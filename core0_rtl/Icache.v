==> flow/design.v <==
module Icache (
    input   wire                    clk,
    input   wire                    rst_n,
    input   wire            [31:0]  if_pc_i, 
    input   wire                    if_req_Icache_i,
    output  reg             [31:0]  Icache_inst_o,
    output  reg                     Icache_ready_o,
    output  wire                    Icache_hit_o,
    input   wire                    fc_jump_flag_Icache_i,
    input   wire                    fc_stall_Icache_i,
    output  reg             [31:0]  Icache_addr_o,
    output  reg                     Icache_valid_req_o,
    input   wire                    bc_Icache_ready_i,
    input   wire            [127:0] bc_Icache_data_i
);
localparam Idle_or_Compare_Tag  = 0;  
localparam Read_from_Mem        = 1;
reg cur_state;
localparam Tag_Width        = 25 - 1;
localparam Valid            = 26;
localparam Replace          = 25;
reg [127:0] ICache_Data_Block [0:15];
reg [26:0]  ICache_Tag_Array  [0:15];
wire [24:0] Icache_tag   = if_pc_i[31:7];
wire [3:0]  Icache_index = {{1'b0},if_pc_i[6:4]};    
wire [1:0]  Icache_off   = if_pc_i[3:2];      
reg [24:0] Tag_buffer;
reg [1:0] Read_off;
reg [3:0] Index_off;
wire [1:0] ICache_Tag_hit;
assign ICache_Tag_hit[0] = ( (Icache_tag == ICache_Tag_Array[Icache_index << 1][Tag_Width:0]) && ICache_Tag_Array[Icache_index << 1][Valid] == 1'b1 );
assign ICache_Tag_hit[1] = ( (Icache_tag == ICache_Tag_Array[(Icache_index << 1) + 1][Tag_Width:0]) && ICache_Tag_Array[(Icache_index << 1) + 1][Valid] == 1'b1 );
assign Icache_hit_o              = (ICache_Tag_hit != 2'b00);
reg         victim_number;
reg         req_again;
always @(*) begin
    if(rst_n == 1'b0)begin
        ICache_Tag_Array[0]    = 27'h0;
        ICache_Tag_Array[1]    = 27'h0;
        ICache_Tag_Array[2]    = 27'h0;
        ICache_Tag_Array[3]    = 27'h0;
        ICache_Tag_Array[4]    = 27'h0;
        ICache_Tag_Array[5]    = 27'h0;
        ICache_Tag_Array[6]    = 27'h0;
        ICache_Tag_Array[7]    = 27'h0;
        ICache_Tag_Array[8]    = 27'h0;
        ICache_Tag_Array[9]    = 27'h0;
        ICache_Tag_Array[10]   = 27'h0;
        ICache_Tag_Array[11]   = 27'h0;
        ICache_Tag_Array[12]   = 27'h0;
        ICache_Tag_Array[13]   = 27'h0;
        ICache_Tag_Array[14]   = 27'h0;
        ICache_Tag_Array[15]   = 27'h0;
    end
end
always @(posedge clk or negedge rst_n) begin   
    if(rst_n == 1'b0)begin
        Icache_inst_o <= 32'h0;
        Icache_ready_o <= 1'b0;
        Icache_addr_o <= 32'h0;
        Icache_valid_req_o <= 1'b0;
        Read_off <= 2'b0;
        req_again <= 1'b0;
        cur_state <= Idle_or_Compare_Tag;
    end 
    else begin
        case(cur_state)
            Idle_or_Compare_Tag:begin
                if(fc_jump_flag_Icache_i == 1'b1) begin   
                    cur_state <= Idle_or_Compare_Tag;
                    Icache_ready_o <= 1'b0;
                end 
                else begin
                    if(fc_stall_Icache_i == 1'b1)begin
                        req_again <= 1'b1;
                        Icache_ready_o <= 1'b0;
                    end
                    else if(if_req_Icache_i == 1'b1 || req_again == 1'b1)begin
                        req_again <= 1'b0;
                        if(Icache_hit_o == 1'b1)begin    
                            cur_state <= Idle_or_Compare_Tag;
                            Icache_valid_req_o <= 1'b0;
                            Icache_ready_o <= 1'b1;
                            if(ICache_Tag_hit[0] == 1'b1) begin
                                case(Icache_off)
                                    2'b00:Icache_inst_o <= ICache_Data_Block[Icache_index << 1][31:0];
                                    2'b01:Icache_inst_o <= ICache_Data_Block[Icache_index << 1][63:32];
                                    2'b10:Icache_inst_o <= ICache_Data_Block[Icache_index << 1][95:64];
                                    2'b11:Icache_inst_o <= ICache_Data_Block[Icache_index << 1][127:96];
                                    default:Icache_inst_o <= 32'h0;
                                endcase
                                ICache_Tag_Array[Icache_index << 1][Replace] <= 1'b0;
                                ICache_Tag_Array[(Icache_index << 1) + 1][Replace] <= 1'b1;
                            end
                            else begin
                                case(Icache_off)
                                    2'b00:Icache_inst_o <= ICache_Data_Block[(Icache_index << 1) + 1][31:0];
                                    2'b01:Icache_inst_o <= ICache_Data_Block[(Icache_index << 1) + 1][63:32];
                                    2'b10:Icache_inst_o <= ICache_Data_Block[(Icache_index << 1) + 1][95:64];
                                    2'b11:Icache_inst_o <= ICache_Data_Block[(Icache_index << 1) + 1][127:96];
                                    default:Icache_inst_o <= 32'h0;
                                endcase
                                ICache_Tag_Array[Icache_index << 1][Replace] <= 1'b1;
                                ICache_Tag_Array[(Icache_index << 1) + 1][Replace] <= 1'b0;
                            end
                        end
                        else begin                     
                            Icache_valid_req_o <= 1'b1;
                            Icache_addr_o <= (if_pc_i >> 4) << 4;
                            Icache_ready_o <= 1'b0;
                            cur_state <= Read_from_Mem;
                            Read_off <= Icache_off;
                            Index_off <= Icache_index;
                            Tag_buffer <= Icache_tag;
                            case( {ICache_Tag_Array[(Icache_index << 1) + 1][Replace],ICache_Tag_Array[Icache_index << 1][Replace]} )
                                2'b00:begin
                                    victim_number <= 1'b0;
                                end
                                2'b01:begin
                                    victim_number <= 1'b0;
                                end
                                2'b10:begin
                                    victim_number <= 1'b1;
                                end
                                default:begin
                                    victim_number = 1'b0;
                                end
                            endcase
                        end
                    end
                    else begin     
                        cur_state <= Idle_or_Compare_Tag;
                        Icache_ready_o <= 1'b0;
                        Icache_inst_o <= 32'h0;
                    end
                end
            end
        Read_from_Mem:begin
            Icache_valid_req_o <= 1'b0;  
            if(fc_jump_flag_Icache_i == 1'b1) begin   
                cur_state <= Idle_or_Compare_Tag;
            end
            else begin
                if(bc_Icache_ready_i == 1'b1) begin  
                    ICache_Data_Block[(Index_off << 1) + victim_number] <= bc_Icache_data_i;
                    ICache_Tag_Array[(Index_off << 1) + victim_number][Valid] <= 1'b1;
                    Icache_ready_o <= 1'b1;
                    case(Read_off)
                        2'b00:Icache_inst_o <= bc_Icache_data_i[31:0];
                        2'b01:Icache_inst_o <= bc_Icache_data_i[63:32];
                        2'b10:Icache_inst_o <= bc_Icache_data_i[95:64];
                        2'b11:Icache_inst_o <= bc_Icache_data_i[127:96];
                        default:Icache_inst_o <= 32'h0;
                    endcase
                    if(victim_number == 1'b0) begin
                        ICache_Tag_Array[Index_off << 1][Replace] <= 1'b0;
                        ICache_Tag_Array[(Index_off << 1) + 1][Replace] <= 1'b1;
                        ICache_Tag_Array[Index_off << 1][Tag_Width:0] <= Tag_buffer;
                    end 
                    else begin
                        ICache_Tag_Array[Index_off << 1][Replace] <= 1'b1;
                        ICache_Tag_Array[(Index_off << 1) + 1][Replace] <= 1'b0;
                        ICache_Tag_Array[(Index_off << 1) + 1][Tag_Width:0] <= Tag_buffer;
                    end
                    cur_state <= Idle_or_Compare_Tag;
                end
                else begin
                    Icache_ready_o <= 1'b0; 
                    cur_state <= Read_from_Mem;  
                end
            end
        end
        default: begin
            cur_state <= Idle_or_Compare_Tag;
            Icache_ready_o <= 1'b0; 
        end
    endcase
    end
end
endmodule
Step by step through the tools: Icache --
What the tools print for Icache, step after step. Line numbers count from 1 in the design file above. Cell names lack the library's common part. The mark - stands for no value.
Inputs: top Icache, clock clk, standard-cell library sky130hd, library corner tt_025C_1v80

Word level --
Source: Yosys, flattened and elaborated. Widths are those after wreduce. Registers that Yosys merges into a memory's read port (data or address) are not register bits. Print and check cells do not count. Equal cells are merged and count once.
Operators by class: add/sub/neg operators 2, eq/ne operators 53, muxes and demuxes 51, bitwise gates (word level) 4, reductions and logical operators 34
Operators with widths (count):
- case mux 128 bit (select 16 bit) | 1
- case mux 128 bit (select 8 bit) | 1
- case mux 32 bit (select 4 bit) | 3
- 2-to-1 mux 26 bit | 10
- 2-to-1 mux 32 bit | 7
- AND reduction 5 bit | 18
- equality test 4 bit (second input constant) | 16
- case mux 32 bit (select 2 bit) | 1
- 2-to-1 mux 27 bit | 2
- equality test 25 bit | 2
- equality test 4 x 3 -> 1 bit (second input constant) | 8
- 2-to-1 mux 1 bit | 23
- OR reduction 16 bit | 1
- equality test 4 x 2 -> 1 bit (second input constant) | 4
- inequality test 2 bit (second input constant) | 6
- equality test 3 bit (second input constant) | 4
- logical NOT 4 bit | 3
- AND reduction 6 bit | 2
- equality test 2 bit (second input constant) | 5
- equality test 4 x 1 -> 1 bit (second input constant) | 2
- OR reduction 8 bit | 1
- equality test 3 x 2 -> 1 bit (second input constant) | 2
- AND reduction 3 bit | 2
- case mux 1 bit (select 2 bit) | 3
- inverter 1 bit | 4
- equality test 2 x 1 -> 1 bit (second input constant) | 2
- logical NOT 2 bit | 2
- nonzero test 2 bit | 2
Not listed: further kinds 6, cells in them 7.
Bit counts: bits in registers 2118, output and inout port bits 67

Depth --
Yosys ltp: most cells in a row. Word level: on the elaborated netlist, between registers, memories and ports. Mapped: between sequential cells and ports; inverters and the memories' decode and read muxes count.
Logic depth: word-level depth 19, ABC_AREA 0, mapped depth 5

After synthesis --
Yosys stat after the flow's synthesis: flattened, memories mapped to cells. It holds for the ABC_AREA given above (unset counts as 0); a run with the other value may have another netlist.
Synthesis totals: cell count 265, cell area after synthesis 3321.9 um2, area of sequential cells 1651.6 um2, flip-flops 66, buffers 25
Cell types:
- dfrtp_1 | count 66, area in all 1.65E+03 um2
- mux2i_1 | count 65, area in all 650.624 um2
- mux2_2 | count 31, area in all 349.085 um2
- a21o_1 | count 33, area in all 247.738 um2
- o22ai_1 | count 32, area in all 200.192 um2
- buf_2 | count 9, area in all 45.043 um2
- buf_4 | count 5, area in all 37.536 um2
- buf_6 | count 3, area in all 33.782 um2
- clkbuf_1 | count 8, area in all 30.029 um2
- nand4bb_1 | count 1, area in all 11.261 um2
- o21ai_0 | count 2, area in all 10.01 um2
- nand4b_1 | count 1, area in all 8.758 um2
- or2b_1 | count 1, area in all 7.507 um2
- or4_1 | count 1, area in all 7.507 um2
- nor2b_1 | count 1, area in all 6.256 um2
- nor3_1 | count 1, area in all 5.005 um2
- o21ai_1 | count 1, area in all 5.005 um2
- conb_1 | count 1, area in all 3.754 um2
Not listed: further types 3, cells in them 3.

Timing after synthesis --
Source: OpenSTA report_checks on the synthesized netlist (no wires, ideal clock, input and output delay 20% of the period each), path of least setup slack; recovery checks are left aside. Register names are those of the netlist, which keeps one name where synthesis merged equal registers.
Timing post-synthesis: path kind input to register, start point input port if_req_Icache_i, end point register Icache_inst_o[0], clock period 3570 ps, library setup time 118 ps, time at the first pin 714 ps, arrival time 1754 ps, required time 3452 ps, path slack 1697 ps, delay of the path 1158 ps, stages 4, path buffers 1, period reached after synthesis 1873 ps
"delay of the path" is the arrival time less input delay plus setup time. "stages": output pins that drive a net of the path, with the launching flip-flop's if there is one; two outputs of one cell count as two. "period reached after synthesis" is the clock period less the worst setup slack; recovery checks do not enter. This is arithmetic on one report: input and output delays are still those of the set period (20% each). Between the ends stands the longest chain of elaborated cells between them, by number of cells; it is not shown to be the way that was timed. Of several equally long chains one is given. A line is the first line of the expression or statement that the cell stems from. Yosys adds cells for indexed reads and writes and turns some case tables into memories. At most two assigning lines are given for a register; there are more.
Between the ends, post-synthesis: cells stage by stage or4_1 a21o_1 buf_6 a21o_1, length of the longest elaborated chain 5, elaborated cells between the ends (all ways) 7, classes of those cells 1 x eq/ne; 4 x mux; 2 x reduce/logical
RTL lines, path post-synthesis:
- start: declaration | RTL line 5 | input   wire                    if_req_Icache_i,
- logical OR 1 bit | RTL line 78 | else if(if_req_Icache_i == 1'b1 || req_again == 1'b1)begin
- 2-to-1 mux 32 bit | RTL line 78
- 2-to-1 mux 32 bit | RTL line 74 | if(fc_stall_Icache_i == 1'b1)begin
- 2-to-1 mux 32 bit | RTL line 69 | if(fc_jump_flag_Icache_i == 1'b1) begin
- case mux 32 bit (select 2 bit) | RTL line 67 | case(cur_state)
- end: assignment | RTL line 86 | 2'b00:Icache_inst_o <= ICache_Data_Block[Icache_index << 1][31:0];
- end: assignment | RTL line 87 | 2'b01:Icache_inst_o <= ICache_Data_Block[Icache_index << 1][63:32];
- end: declaration | RTL line 6 | output  reg             [31:0]  Icache_inst_o,

Path in the finished layout --
Path of least setup slack in the final report of job 1 (OpenROAD, finished layout, wires in). Where an end is a register, its clock arrival counts in the times. The report prints the path's times to 10 ps; the period is as set.
Timing after layout: path kind register to register, start point register req_again, end point register Icache_inst_o[7], clock period 1380 ps, library setup time 110 ps, time at the first pin 330 ps, arrival time 1800 ps, required time 1610 ps, path slack -190 ps, stages 5, path buffers 1
Between the ends stands the longest chain of elaborated cells between them, by number of cells; it is not shown to be the way that was timed. Of several equally long chains one is given. At most two assigning lines are given for a register; there are more.
Between the ends, after layout: cells stage by stage dfrtp_1 or4_4 a21o_1 buf_12 a21o_1, length of the longest elaborated chain 5, elaborated cells between the ends (all ways) 7, classes of those cells 1 x eq/ne; 4 x mux; 2 x reduce/logical
RTL lines, path after layout:
- start: declaration | RTL line 35 | reg         req_again;
- start: assignment | RTL line 63 | req_again <= 1'b0;
- start: assignment | RTL line 75 | req_again <= 1'b1;
- logical OR 1 bit | RTL line 78 | else if(if_req_Icache_i == 1'b1 || req_again == 1'b1)begin
- 2-to-1 mux 32 bit | RTL line 78
- 2-to-1 mux 32 bit | RTL line 74 | if(fc_stall_Icache_i == 1'b1)begin
- 2-to-1 mux 32 bit | RTL line 69 | if(fc_jump_flag_Icache_i == 1'b1) begin
- case mux 32 bit (select 2 bit) | RTL line 67 | case(cur_state)
- end: assignment | RTL line 86 | 2'b00:Icache_inst_o <= ICache_Data_Block[Icache_index << 1][31:0];
- end: assignment | RTL line 87 | 2'b01:Icache_inst_o <= ICache_Data_Block[Icache_index << 1][63:32];
- end: declaration | RTL line 6 | output  reg             [31:0]  Icache_inst_o,

--- measured runs ---
Module Icache, platform sky130hd: 2 stored runs of the flow (Yosys, OpenROAD) with differing settings, in no particular order. Input and output delays are each 20% of the period that was set; the output load is 0.01 pF.
"achieved period": clock period set for the run, less the worst setup slack. It is reckoned from that one timing run; input and output delays stay at 20% of the period that was set.
"allowed time less slack (worst setup path)": the worst setup path's part of the clock period (all of it between registers, 20% less for each end at a port) less its slack. A launch clock that arrives late makes it longer, a capture clock that arrives late makes it shorter.
"total power of the final layout" is the tool's figure for a default switching activity; nothing was simulated.
"allowed time less slack (worst setup path)" is known to 10 ps.

* Job 1 | settings: period_ns 1.38; CAP_MARGIN 20; CORE_MARGIN 2; CORE_UTILIZATION 40; SLEW_MARGIN 20 | results: chip area after synthesis (Yosys) 3321.9 um2; full die area 9049.7 um2; area of the standard cells in the finished layout 6074.6 um2; utilization after routing 74.7 %; worst slack on setup checks -190 ps; post-route setup TNS -6647 ps; total power of the final layout 7.835 mW; achieved period 1570 ps; allowed time less slack (worst setup path) 1570 ps; worst setup path type register to register
* Job 2 | settings: period_ns 1.02; CORE_UTILIZATION 41; PLACE_DENSITY_LB_ADDON 0.18; CELL_PAD_IN_SITES_DETAIL_PLACEMENT 2; TNS_END_PERCENT 85; CTS_CLUSTER_SIZE 99; CTS_CLUSTER_DIAMETER 330; CAP_MARGIN 20; SLEW_MARGIN 25; CORE_MARGIN 2 | incomplete, placement halted on DPL-0033
--- end ---
